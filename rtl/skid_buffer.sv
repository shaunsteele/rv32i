==> flow/design.v <==
package riscv_pkg;
localparam int PcOps = 5;
localparam bit [PcOps-1:0]  PcStop    = 5'b00001;
localparam bit [PcOps-1:0]  PcIncr    = 5'b00010;
localparam bit [PcOps-1:0]  PcJAL     = 5'b00100;
localparam bit [PcOps-1:0]  PcJALR    = 5'b01000;
localparam bit [PcOps-1:0]  PcBranch  = 5'b10000;
localparam bit [6:0] OpIInt     = 7'b0010011;  
localparam bit [6:0] OpUImm     = 7'b0110111;  
localparam bit [6:0] OpUPc      = 7'b0010111;  
localparam bit [6:0] OpRInt     = 7'b0110011;  
localparam bit [6:0] OpUJump    = 7'b1101111;  
localparam bit [6:0] OpIJump    = 7'b1100111;  
localparam bit [6:0] OpSBranch  = 7'b1100011;  
localparam bit [6:0] OpILoad    = 7'b0000011;  
localparam bit [6:0] OpSStore   = 7'b0100011;  
localparam bit [6:0] OpMMem     = 7'b0001111;  
localparam bit [6:0] OpSystem   = 7'b0;
endpackage
`default_nettype none
module skid_buffer # (
  parameter int DLEN    = 8  
)(
  input var                     clk,
  input var                     rstn,
  input var                     i_valid,
  output var logic              o_ready,
  input var         [DLEN-1:0]  i_data,
  output var logic              o_valid,
  input var                     i_ready,
  output var logic  [DLEN-1:0]  o_data
);
logic valid_buf;
always_ff @(posedge clk) begin
  if (!rstn) begin
    valid_buf <= 0;
  end else begin
    if (ihs && !i_ready) begin
      valid_buf <= 1;
    end else if (i_ready) begin
      valid_buf <= 0;
    end else begin
      valid_buf <= valid_buf;
    end
  end
end
always_comb begin
  o_ready = ~valid_buf;
end
logic ihs;
logic ohs;
always_comb begin
  ihs = i_valid & o_ready;
  ohs = o_valid & i_ready;
end
logic [DLEN-1:0] data_buf;
always_ff @(posedge clk) begin
  if (!rstn) begin
    data_buf <= 0;
  end else begin
    if (i_valid && !i_ready) begin
      data_buf <= i_data;
    end else if (ohs) begin
      data_buf <= 0;
    end else begin
      data_buf <= data_buf;
    end
  end
end
always_comb begin
  o_valid = i_valid | valid_buf;
end
always_comb begin
  if (valid_buf) begin
    o_data = data_buf;
  end else if (i_valid) begin
    o_data = i_data;
  end else begin
    o_data = 0;
  end
end
endmodule
======== Tool chain data of skid_buffer ========
What the tools print for skid_buffer, step after step.
Lines are those of the file above, counted from 1.
Operators carry their Yosys type and port widths (W data, S select, Z words).
Cell names lack the library's common part.
The mark n/a stands for no value.
inputs
  top module .............................. skid_buffer
  clock ................................... clk
  cell library ............................ sky130hd
  library corner .......................... tt_025C_1v80

======== Elaborated design ========
Counts by Yosys on the flattened word-level netlist (proc, flatten, opt, wreduce; memories kept). Register bits leave out memories and registers merged into their read ports (data or address). Print and check cells are left out. Cells with the same type and inputs are merged into one.
bit counts
  register bits ........................... 9
  bits in latches ......................... 0
  memory bits (writable) .................. 0
  ROM bits ................................ 0
  word width x clocked read ports ......... 0
  memories ................................ 0
  input bits .............................. 12
operators by class
  $add $sub $neg .......................... 0
  multiply operators ...................... 0
  divide/modulo/power cells ............... 0
  order comparisons ....................... 0
  eq/ne operators ......................... 0
  shifts and indexed selects .............. 0
  muxes and demuxes ....................... 6
  bitwise operators ....................... 4
  reduce/logical cells .................... 5
operators by type and width
  operator             count
  $mux W8              4
  $reduce_bool A2 Y1   2
  $and A1 B1 Y1        2
  $logic_and A1 B1 Y1  2
  $mux W1              2
  $or A1 B1 Y1         1
  $not A1 Y1           1
  $logic_not A1 Y1     1

======== Logic depth ========
Longest topological path by Yosys (ltp), each cell counted once; first at word level (registers and memories cut), then after technology mapping (sequential cells cut; the memories' decode and read muxes count).
depth
  depth in word-level cells ............... 4
  ABC_AREA ................................ 0
  gate-level depth with buffers ........... 4
  mapped depth without buffers ............ 2

======== Mapped cells and area ========
The flow's flattened synthesis, as Yosys stat reports it; memories are mapped. The netlist is that of the ABC_AREA named above (0 if unset); the other value can give another one.
cells by type
  cell      count  total area (µm²)
  dfxtp_1   9      180.173
  nand2_1   24     90.086
  o22ai_1   7      43.792
  o21ai_0   8      40.038
  buf_6     3      33.782
  a21o_4    1      15.014
  nor2b_4   1      13.763
  o22ai_2   1      12.512
  nand2b_2  1      8.758
  buf_4     1      7.507
  or2_1     1      6.256
  buf_2     1      5.005
  inv_1     1      3.754
synthesis totals
  cell count .............................. 59
  cell area after synthesis ............... 460.4 µm²
  sequential area ......................... 180.2 µm²
  mapped flip-flops ....................... 9
  buffer cells ............................ 5

======== Timing after synthesis ========
Source: OpenSTA report_checks on the synthesized netlist (no wires, ideal clock, input and output delay 20% of the period each), path of least setup slack; recovery checks are left aside. Register names are those of the netlist, which keeps one name where synthesis merged equal registers.
timing path post-synthesis
  kind .................................... register to output
  from .................................... register valid_buf
  to ...................................... output port o_data[6]
  period .................................. 1250 ps
  time at the first pin ................... 0 ps
  arrival time ............................ 864 ps
  data required time ...................... 1000 ps
  path slack .............................. 136 ps
  path delay .............................. 864 ps
  driving pins on the path ................ 4
  path buffers ............................ 2
  synthesis period reached ................ 1114 ps
"path delay" is the arrival time less input delay plus setup time.
A path that ends at an output port has no setup time.
"driving pins on the path" counts driving pins, that of a launching flip-flop among them; a cell with two outputs on the path counts twice.
"synthesis period reached" is the clock period less the worst setup slack; recovery checks do not enter. This is arithmetic on one report: input and output delays are still those of the set period (20% each).
The rows between start and end are the longest chain of elaborated cells between them; the timing report does not say that the signal goes this way. Where chains are equally long, one stands for them.
A line is the first line of the expression or statement that the cell stems from. Yosys adds cells for indexed reads and writes and turns some case tables into memories.
A register here has more assigning lines than the two given.
on the way, post-synthesis
  cells stage by stage .................... dfxtp_1 buf_6 buf_2 o21ai_0
  cells in the longest elaborated chain ... 1
  elaborated cells between the ends (all ways) .. 1
  source lines of those cells ............. 1
ends and longest elaborated chain, post-synthesis
  element        line  RTL
  from (decl)    33    logic valid_buf;
  from (assign)  36    valid_buf <= 0;
  from (assign)  43    valid_buf <= valid_buf;
  $mux W8        74    if (valid_buf) begin
  to (decl)      31    output var logic  [DLEN-1:0]  o_data

======== Timing after layout ========
Path of least setup slack in the final report of flow run A (OpenROAD, finished layout, wires in). Where an end is a register, its clock arrival counts in the times.
The report prints the path's times to 10 ps; the period is as set.
timing path post-layout
  kind .................................... register to output
  from .................................... register valid_buf
  to ...................................... output port o_valid
  period .................................. 771 ps
  time at the first pin ................... 250 ps
  arrival time ............................ 1100 ps
  data required time ...................... 620 ps
  path slack .............................. -480 ps
  driving pins on the path ................ 4
  path buffers ............................ 2
The rows between start and end are the longest chain of elaborated cells between them; the timing report does not say that the signal goes this way. Where chains are equally long, one stands for them.
A register here has more assigning lines than the two given.
on the way, post-layout
  cells stage by stage .................... dfxtp_2 buf_12 or2_4 buf_6
  cells in the longest elaborated chain ... 1
  elaborated cells between the ends (all ways) .. 1
  source lines of those cells ............. 1
ends and longest elaborated chain, post-layout
  element        line  RTL
  from (decl)    33    logic valid_buf;
  from (assign)  36    valid_buf <= 0;
  from (assign)  43    valid_buf <= valid_buf;
  $or A1 B1 Y1   71    o_valid = i_valid | valid_buf;
  to (decl)      29    output var logic              o_valid,

Ticket comment

2 stored runs of skid_buffer in the flow (synthesis by Yosys, layout by OpenROAD, sky130hd cells), in arbitrary order. Constraints: input delay and output delay 20% of the set period each, output load 0.01 pF.
"achieved period" means the clock period less the worst setup slack. The figure is calculated, with input and output delays left at 20% of the set period.
"worst setup path time": the worst setup path's part of the clock period (all of it between registers, 20% less for each end at a port) less its slack. A launch clock that arrives late makes it longer, a capture clock that arrives late makes it shorter.
"total power of the final layout": no workload was simulated; the value follows from the tool's default switching activity.
"worst setup path time" is known to 10 ps.

======== flow run A ========
==> flow/run.sh <==
#!/bin/bash
# the make line also repeats the synthesis and layout settings of config.mk as NAME=value (left out here)
make -C /OpenROAD-flow-scripts/flow DESIGN_CONFIG=/design/flow/config.mk WORK_HOME=/design/flow/orfs CLKGATE_MAP_FILE= finish
==> flow/config.mk <==
export PLATFORM = sky130hd
export DESIGN_NAME = skid_buffer
export DESIGN_NICKNAME = skid_buffer
export VERILOG_FILES = /design/flow/design.v
export SDC_FILE = /design/flow/constraint.sdc
export NUM_CORES = 4
export LEC_CHECK = 0
export ABC_AREA = 0
export CAP_MARGIN = 20
export CELL_PAD_IN_SITES_GLOBAL_PLACEMENT = 1
export CORE_MARGIN = 2
export CORE_UTILIZATION = 20
export MAX_ROUTING_LAYER = met5
export SLEW_MARGIN = 30
==> flow/constraint.sdc <==
create_clock -name core_clock -period 0.771 [get_ports {clk}]
set_input_delay 0.1542 -clock core_clock [delete_from_list [all_inputs] [get_ports {clk}]]
set_output_delay 0.1542 -clock core_clock [all_outputs]
set_load 0.01 [all_outputs]

-------- measured, flow run A --------
  total power of the final layout ......... 1.183 mW
  achieved period ......................... 1249 ps
  die size ................................ 2701.9 µm²
  standard-cell area after layout ......... 873.3 µm²
  utilization ............................. 39.9%
  final setup TNS ......................... -5257 ps
  synthesized cell area ................... 460.4 µm²
  worst hold slack in the final report .... 471 ps
  setup slack of the worst path ........... -478 ps
  worst setup path time ................... 1100 ps
  class of the worst setup path ........... register to output

======== flow run B ========
==> flow/run.sh <==
#!/bin/bash
# the make line also repeats the synthesis and layout settings of config.mk as NAME=value (left out here)
make -C /OpenROAD-flow-scripts/flow DESIGN_CONFIG=/design/flow/config.mk WORK_HOME=/design/flow/orfs CLKGATE_MAP_FILE= finish
==> flow/config.mk <==
export PLATFORM = sky130hd
export DESIGN_NAME = skid_buffer
export DESIGN_NICKNAME = skid_buffer
export VERILOG_FILES = /design/flow/design.v
export SDC_FILE = /design/flow/constraint.sdc
export NUM_CORES = 4
export LEC_CHECK = 0
export CAP_MARGIN = 20
export CORE_MARGIN = 2
export CORE_UTILIZATION = 28
export SLEW_MARGIN = 20
==> flow/constraint.sdc <==
create_clock -name core_clock -period 1.1 [get_ports {clk}]
set_input_delay 0.2200 -clock core_clock [delete_from_list [all_inputs] [get_ports {clk}]]
set_output_delay 0.2200 -clock core_clock [all_outputs]
set_load 0.01 [all_outputs]

-------- measured, flow run B --------
  total power of the final layout ......... 0.8124 mW
  achieved period ......................... 1291 ps
  die size ................................ 1984.7 µm²
  standard-cell area after layout ......... 763.2 µm²
  utilization ............................. 50.1%
  final setup TNS ......................... -1354 ps
  synthesized cell area ................... 460.4 µm²
  worst hold slack in the final report .... 475 ps
  setup slack of the worst path ........... -191 ps
  worst setup path time ................... 1070 ps
  class of the worst setup path ........... register to output
